==> flow/design.v <==
`timescale 1ns / 1ps
module booth(rst, clk, x, multiplier, result);
input   [3:0]     x;
input             rst, clk;
input   [3:0]     multiplier;
output  [7:0]    result;
wire     [4:0]    m;
wire     [4:0]    pp[1:0];
wire     [1:0]    sout;
wire     [1:0]    eout;
assign m[4] = multiplier[3];
assign m[3] = multiplier[2];
assign m[2] = multiplier[1];
assign m[1] = multiplier[0];
assign m[0] = 0;        
partial_product pp0(.x(x), .m(m[2:0]), .pp(pp[0]), .rst(rst), .clk(clk), .sout(sout[0]), .eout(eout[0]));
partial_product pp1(.x(x), .m(m[4:2]), .pp(pp[1]), .rst(rst), .clk(clk), .sout(sout[1]), .eout(eout[1]));
cra cra0(.in0(pp[0]), .in1(pp[1]), .s(sout), .e(eout), .out(result));
endmodule
`timescale 1ns / 1ps
module cra(in0, in1, s, e, out );
input [4:0] in0;
input [4:0] in1;
input [1:0] s; 
input [1:0] e;
output[7:0] out;
wire c0, c1, c2, c3, c4, c5, c6, c7, c8, c9, c10, c11;
wire w0, w1, w2, w3, w4, w5;
half_adder h0(.in0(in0[0]), .in1(s[0]), .cout(c0), .out(out[0]));
half_adder h1(.in0(in0[1]), .in1(c0), .cout(c1), .out(out[1]));
full_adder f0(.in0(in0[2]), .in1(in1[0]), .cin(c1), .out(w0), .cout(c2));
half_adder h2(.in0(w0), .in1(s[1]), .cout(c3), .out(out[2]));
full_adder f1(.in0(in0[3]), .in1(in1[1]), .cin(c2), .out(w1), .cout(c4));
half_adder h3(.in0(w1), .in1(c3), .cout(c5), .out(out[3]));
full_adder f2(.in0(in0[4]), .in1(in1[2]), .cin(c4), .out(w2), .cout(c6));
half_adder h4(.in0(w2), .in1(c5), .cout(c7), .out(out[4]));
full_adder f3(.in0(~e[0]), .in1(in1[3]), .cin(c6), .out(w3), .cout(c8));
half_adder h5(.in0(w3), .in1(c7), .cout(c9), .out(out[5]));
full_adder f4(.in0(~e[0]), .in1(in1[4]), .cin(c8), .out(w4), .cout(c10));
half_adder h6(.in0(w4), .in1(c9), .cout(c11), .out(out[6]));
full_adder f5(.in0(e[0]), .in1(e[1]), .cin(c10), .out(w5), .cout());
half_adder h7(.in0(w5), .in1(c11), .cout(), .out(out[7]));
endmodule
`timescale 1ns / 1ps
module full_adder(in0, in1, cin, out, cout);
    input in0, in1, cin;
    output out, cout;
    assign out = in0^in1^cin;
    assign cout = ((in0^in1) & cin) | (in0 & in1);
endmodule
`timescale 1ns / 1ps
module half_adder(in0, in1, cout, out);
input in0;
input in1;
output cout, out;
assign out = in0 ^ in1;
assign cout = in0 & in1;
endmodule
`timescale 1ns / 1ps
module partial_product(m, x, pp, rst, clk, sout, eout);
input [2:0] m;
input [3:0] x;
input rst, clk;
output [4:0] pp;
output sout, eout;
wire s,d,n;
assign s = m[0]^m[1];
assign d = ~((m[0]^m[1])|(~(m[1]^m[2])));
assign z = s|d;
assign n = m[2];
assign pp[0] = (x[0] & s) ^ (n);
assign pp[1] = (((x[1] & s)) | (x[0] & d)) ^ (n);
assign pp[2] = (((x[2] & s)) | (x[1] & d)) ^ (n);
assign pp[3] = (((x[3] & s)) | (x[2] & d)) ^ (n);
assign pp[4] = ((x[3]&z)^n);
assign sout = n;
assign eout = ((~(sout^x[3]))&z) | (~sout&~z);
endmodule
`timescale 1ns / 1ps
module top( RST, CLK, multiplicand, multiplier, final_result);
input RST, CLK;
input [3:0]     multiplicand, multiplier;
output[7:0]    final_result;
reg [3:0] multiplier_r, multiplicand_r;
wire [3:0] multiplier_w, multiplicand_w;
reg [7:0] final_result_r;
wire [7:0] final_result_w;
booth booth0(.rst(RST), .clk(CLK), .x(multiplicand_w), .multiplier(multiplier_w), .result(final_result_w));
always @(posedge CLK) begin
    multiplicand_r <= multiplicand;
    multiplier_r <= multiplier;
    final_result_r <= final_result_w; 
end
assign multiplicand_w = multiplicand_r;
assign multiplier_w = multiplier_r;
assign final_result = final_result_r;
endmodule
Step by step through the tools: top
What the tools print for top, step after step.
Line numbers count from 1 in the design file above.
Operators: Yosys type, input widths -> output width; for muxes data width and select width s.
Cell names lack the library's common part.
{ "setup": {"top_module": "top", "clock_port": "CLK", "lib": "sky130hd", "pvt_corner": "tt_025C_1v80"} }

Word level
Yosys after proc, flatten, opt, wreduce and memory -nomap, before mapping. Enables and synchronous resets that opt folds into registers are not counted as muxes. Memory bits, and registers merged into a memory's read port (data or address), are not among the register bits. Print and check cells are not counted. Equal cells are merged and count once.
{ "op_classes": {"n_div": 0, "n_cmp": 0, "bitwise": 100, "reduce_and_logical": 0, "n_addsub": 0, "shift": 0, "multipliers": 0, "muxes": 0, "eq_ne": 0} }
{ "ops": {"columns": ["cell", "n"], "rows": [
  ["$and 1x1->1", 37],
  ["$xor 1x1->1", 35],
  ["$or 1x1->1", 17],
  ["$not 1->1", 11]
]} }
{ "bits": {"output_inout_bits": 8, "latchBits": 0, "clocked_rd_ports_x_width": 0, "input_bits": 10, "mem_bits_ro": 0, "regBits": 16, "wordCells": 103, "ram_bits": 0, "mem_count": 0} }

Depth
Yosys ltp: most cells in a row. Word level: on the elaborated netlist, between registers, memories and ports. Mapped: between sequential cells and ports; inverters and the memories' decode and read muxes count.
{ "depth": {"ltp_word": 20, "ABC_AREA": 0, "ltp_mapped": 16, "depth_no_buf": 15} }

Netlist
The flow's flattened synthesis, as Yosys stat reports it; memories are mapped. The netlist is that of the ABC_AREA named above (0 if unset); the other value can give another one.
{ "mapped": {"flip_flops": 16, "n_buf": 6, "sequential_area_um2": 320.3, "yosys_area_um2": 898.4, "cell_count": 85} }
{ "by_type": {"columns": ["cell_type", "n", "type_area_um2"], "rows": [
  ["dfxtp_1", 16, 320.307],
  ["fa_1", 5, 100.096],
  ["ha_1", 7, 87.584],
  ["xnor2_1", 5, 43.792],
  ["maj3_2", 3, 33.782],
  ["xor2_1", 3, 26.275],
  ["a21oi_1", 5, 25.024],
  ["buf_6", 2, 22.522],
  ["inv_1", 6, 22.522],
  ["o31ai_1", 3, 22.522],
  ["and2b_4", 2, 20.019],
  ["a31oi_1", 3, 18.768],
  ["nand2_1", 5, 18.768],
  ["nor2b_1", 3, 18.768],
  ["o22a_1", 2, 17.517],
  ["a21oi_4", 1, 16.266],
  ["nor2b_4", 1, 13.763],
  ["clkbuf_1", 3, 11.261]
]} }
Not listed: further types 7, cells in them 10.
The figures by module come from a second, unflattened synthesis with its own total; it is not the netlist above.
{ "hier_totals": {"hier_cells": 84, "area_unflattened_um2": 928.4} }
Each row is one instance without its submodules.
{ "by_module": {"columns": ["module", "area_um2", "instances", "mod_seq_area_um2", "cells"], "rows": [
  ["(name not given)", 190.2, 2, 0.0, 26],
  ["top", 320.3, 1, 320.3, 16],
  ["full_adder", 20.0, 6, 0.0, 1],
  ["half_adder", 12.5, 8, 0.0, 1],
  ["booth", 3.8, 1, 0.0, 1],
  ["cra", 3.8, 1, 0.0, 1]
]} }

Timing after synthesis
OpenSTA on the mapped netlist: ideal clock, no wires. The path of least setup slack (recovery checks aside). Input and output delay are each 20% of the period. Register names are those of the netlist, which keeps one name where synthesis merged equal registers.
{ "synth_path": {"path_kind": "register to register", "from": "reg multiplier_r[1]", "to": "reg final_result_r[7]", "arrival_ns": 3.261, "t_first_pin_ns": 0.000, "required_ns": 4.038, "setup_time_ns": 0.072, "tclk_ns": 4.11, "path_delay_ns": 3.333, "path_buffers": 1, "driving_pins": 17, "slack_ns": 0.777, "synth_period_reached_ns": 3.333} }
"path_delay_ns" = arrival - input delay + setup time.
"driving_pins" counts driving pins, that of a launching flip-flop among them; a cell with two outputs on the path counts twice.
"synth_period_reached_ns" is the clock period less the worst setup slack; recovery checks do not enter. This is arithmetic on one report: input and output delays are still those of the set period (20% each).
The rows between start and end are the longest chain of elaborated cells between them; the timing report does not say that the signal goes this way. Where chains are equally long, one stands for them.
Each line given opens the expression or statement behind the cell; cells for indexed reads and writes are added by Yosys, which also makes memories of some case tables.
{ "synth_via": {"path_cell_list": "dfxtp_1 > buf_6 > xor2_1 > nand2_1 > o31ai_1 > ha_1 > fa_1 > fa_1 > inv_1 > fa_1 > fa_1 > inv_1 > fa_1 > ha_1 > xnor2_1 > xnor2_1 > xnor2_1", "elab_chain_len": 20, "cells_between": 84, "classes_between": "84 x logic"} }
{ "synth_lines": {"columns": ["item", "line_no", "rtl"], "rows": [
  ["start, declared", 84, "reg [3:0] multiplier_r, multiplicand_r;"],
  ["start, assigned", 91, "multiplier_r <= multiplier;"],
  ["$xor 1x1->1", 68, "assign d = ~((m[0]^m[1])|(~(m[1]^m[2])));"],
  ["$not 1->1", 68, null],
  ["$or 1x1->1", 68, null],
  ["$not 1->1", 68, null],
  ["$and 1x1->1", 73, "assign pp[2] = (((x[2] & s)) | (x[1] & d)) ^ (n);"],
  ["$or 1x1->1", 73, null],
  ["$xor 1x1->1", 73, null],
  ["[6 not listed]", null, null],
  ["$or 1x1->1", 49, "assign cout = ((in0^in1) & cin) | (in0 & in1);"],
  ["$and 1x1->1", 49, null],
  ["$or 1x1->1", 49, null],
  ["$and 1x1->1", 49, null],
  ["$or 1x1->1", 49, null],
  ["$xor 1x1->1", 48, "assign out = in0^in1^cin;"],
  ["$xor 1x1->1", 56, "assign out = in0 ^ in1;"],
  ["end, assigned", 92, "final_result_r <= final_result_w;"],
  ["end, declared", 86, "reg [7:0] final_result_r;"]
]} }

Worst path after layout
Path of least setup slack in the final report of run 1 (OpenROAD, finished layout, wires in). Where an end is a register, its clock arrival counts in the times.
{ "layout_path": {"path_kind": "register to register", "from": "reg multiplier_r[1]", "to": "reg final_result_r[7]", "arrival_ns": 3.60, "setup_time_ns": 0.06, "tclk_ns": 3.67, "slack_ns": 0.30, "required_ns": 3.90, "path_buffers": 1, "driving_pins": 16, "t_first_pin_ns": 0.29} }
The rows between start and end are the longest chain of elaborated cells between them; the timing report does not say that the signal goes this way. Where chains are equally long, one stands for them.
{ "layout_via": {"path_cell_list": "dfxtp_2 > buf_4 > xor2_1 > nand2_1 > o31ai_1 > fa_1 > fa_1 > inv_1 > fa_1 > fa_1 > inv_1 > fa_1 > ha_1 > xnor2_1 > xnor2_1 > xnor2_1", "elab_chain_len": 20, "cells_between": 84, "classes_between": "84 x logic"} }
{ "layout_lines": {"columns": ["item", "line_no", "rtl"], "rows": [
  ["start, declared", 84, "reg [3:0] multiplier_r, multiplicand_r;"],
  ["start, assigned", 91, "multiplier_r <= multiplier;"],
  ["$xor 1x1->1", 68, "assign d = ~((m[0]^m[1])|(~(m[1]^m[2])));"],
  ["$not 1->1", 68, null],
  ["$or 1x1->1", 68, null],
  ["$not 1->1", 68, null],
  ["$and 1x1->1", 73, "assign pp[2] = (((x[2] & s)) | (x[1] & d)) ^ (n);"],
  ["$or 1x1->1", 73, null],
  ["$xor 1x1->1", 73, null],
  ["[6 not listed]", null, null],
  ["$or 1x1->1", 49, "assign cout = ((in0^in1) & cin) | (in0 & in1);"],
  ["$and 1x1->1", 49, null],
  ["$or 1x1->1", 49, null],
  ["$and 1x1->1", 49, null],
  ["$or 1x1->1", 49, null],
  ["$xor 1x1->1", 48, "assign out = in0^in1^cin;"],
  ["$xor 1x1->1", 56, "assign out = in0 ^ in1;"],
  ["end, assigned", 92, "final_result_r <= final_result_w;"],
  ["end, declared", 86, "reg [7:0] final_result_r;"]
]} }

FLOW RESULTS
============

Settings and measured results of 2 stored flow runs for module top (sky130hd), not sorted in any way. The constraints put input and output delay at 20% of the set period each and load the outputs with 0.01 pF.
"achieved clock period (ns)": clock period set for the run, less the worst setup slack. It is reckoned from that one timing run; input and output delays stay at 20% of the period that was set.
By "worst setup path time (ns)" is meant the share of the clock period that the worst setup path is allowed (20% is reserved at inputs, 20% at outputs), minus its slack. Clock arrival times at its registers enter into it.
By "finish__power__total" is meant OpenSTA's value without simulated activity: inputs other than the clock are taken to toggle once in ten clock periods, and the tool carries that through the logic.

settings of run 1
{
  "period_ns": 3.67,
  "CORE_UTILIZATION": 35,
  "CAP_MARGIN": 20,
  "CORE_MARGIN": 2,
  "SLEW_MARGIN": 20
}
report of run 1
yosys chip area after synthesis (um^2): 898.4
finish__design__die__area: 2988.3
finish__design__instance__area__stdcell: 1116.1
finish__design__instance__utilization: 0.4546
finish__timing__setup__ws: 0.298
finish__timing__setup__tns: 0.000
finish__timing__hold__ws: 0.527
finish__power__total: 5.232e-04
achieved clock period (ns): 3.372
worst setup path time (ns): 3.37
worst setup path kind: register to register

settings of run 2
{
  "period_ns": 2.55,
  "CORE_UTILIZATION": 18,
  "SETUP_SLACK_MARGIN": 0.57,
  "PLACE_DENSITY_LB_ADDON": 0.06,
  "CORE_ASPECT_RATIO": 0.86,
  "CORE_MARGIN": 2,
  "GPL_TIMING_DRIVEN": 0,
  "GPL_ROUTABILITY_DRIVEN": 0,
  "CAP_MARGIN": 20,
  "SLEW_MARGIN": 20
}
report of run 2
yosys chip area after synthesis (um^2): 898.4
finish__design__die__area: 5573.7
finish__design__instance__area__stdcell: 1312.5
finish__design__instance__utilization: 0.2781
finish__timing__setup__ws: -0.722
finish__timing__setup__tns: -1.300
finish__timing__hold__ws: 0.511
finish__power__total: 8.389e-04
achieved clock period (ns): 3.272
worst setup path time (ns): 3.27
worst setup path kind: register to register
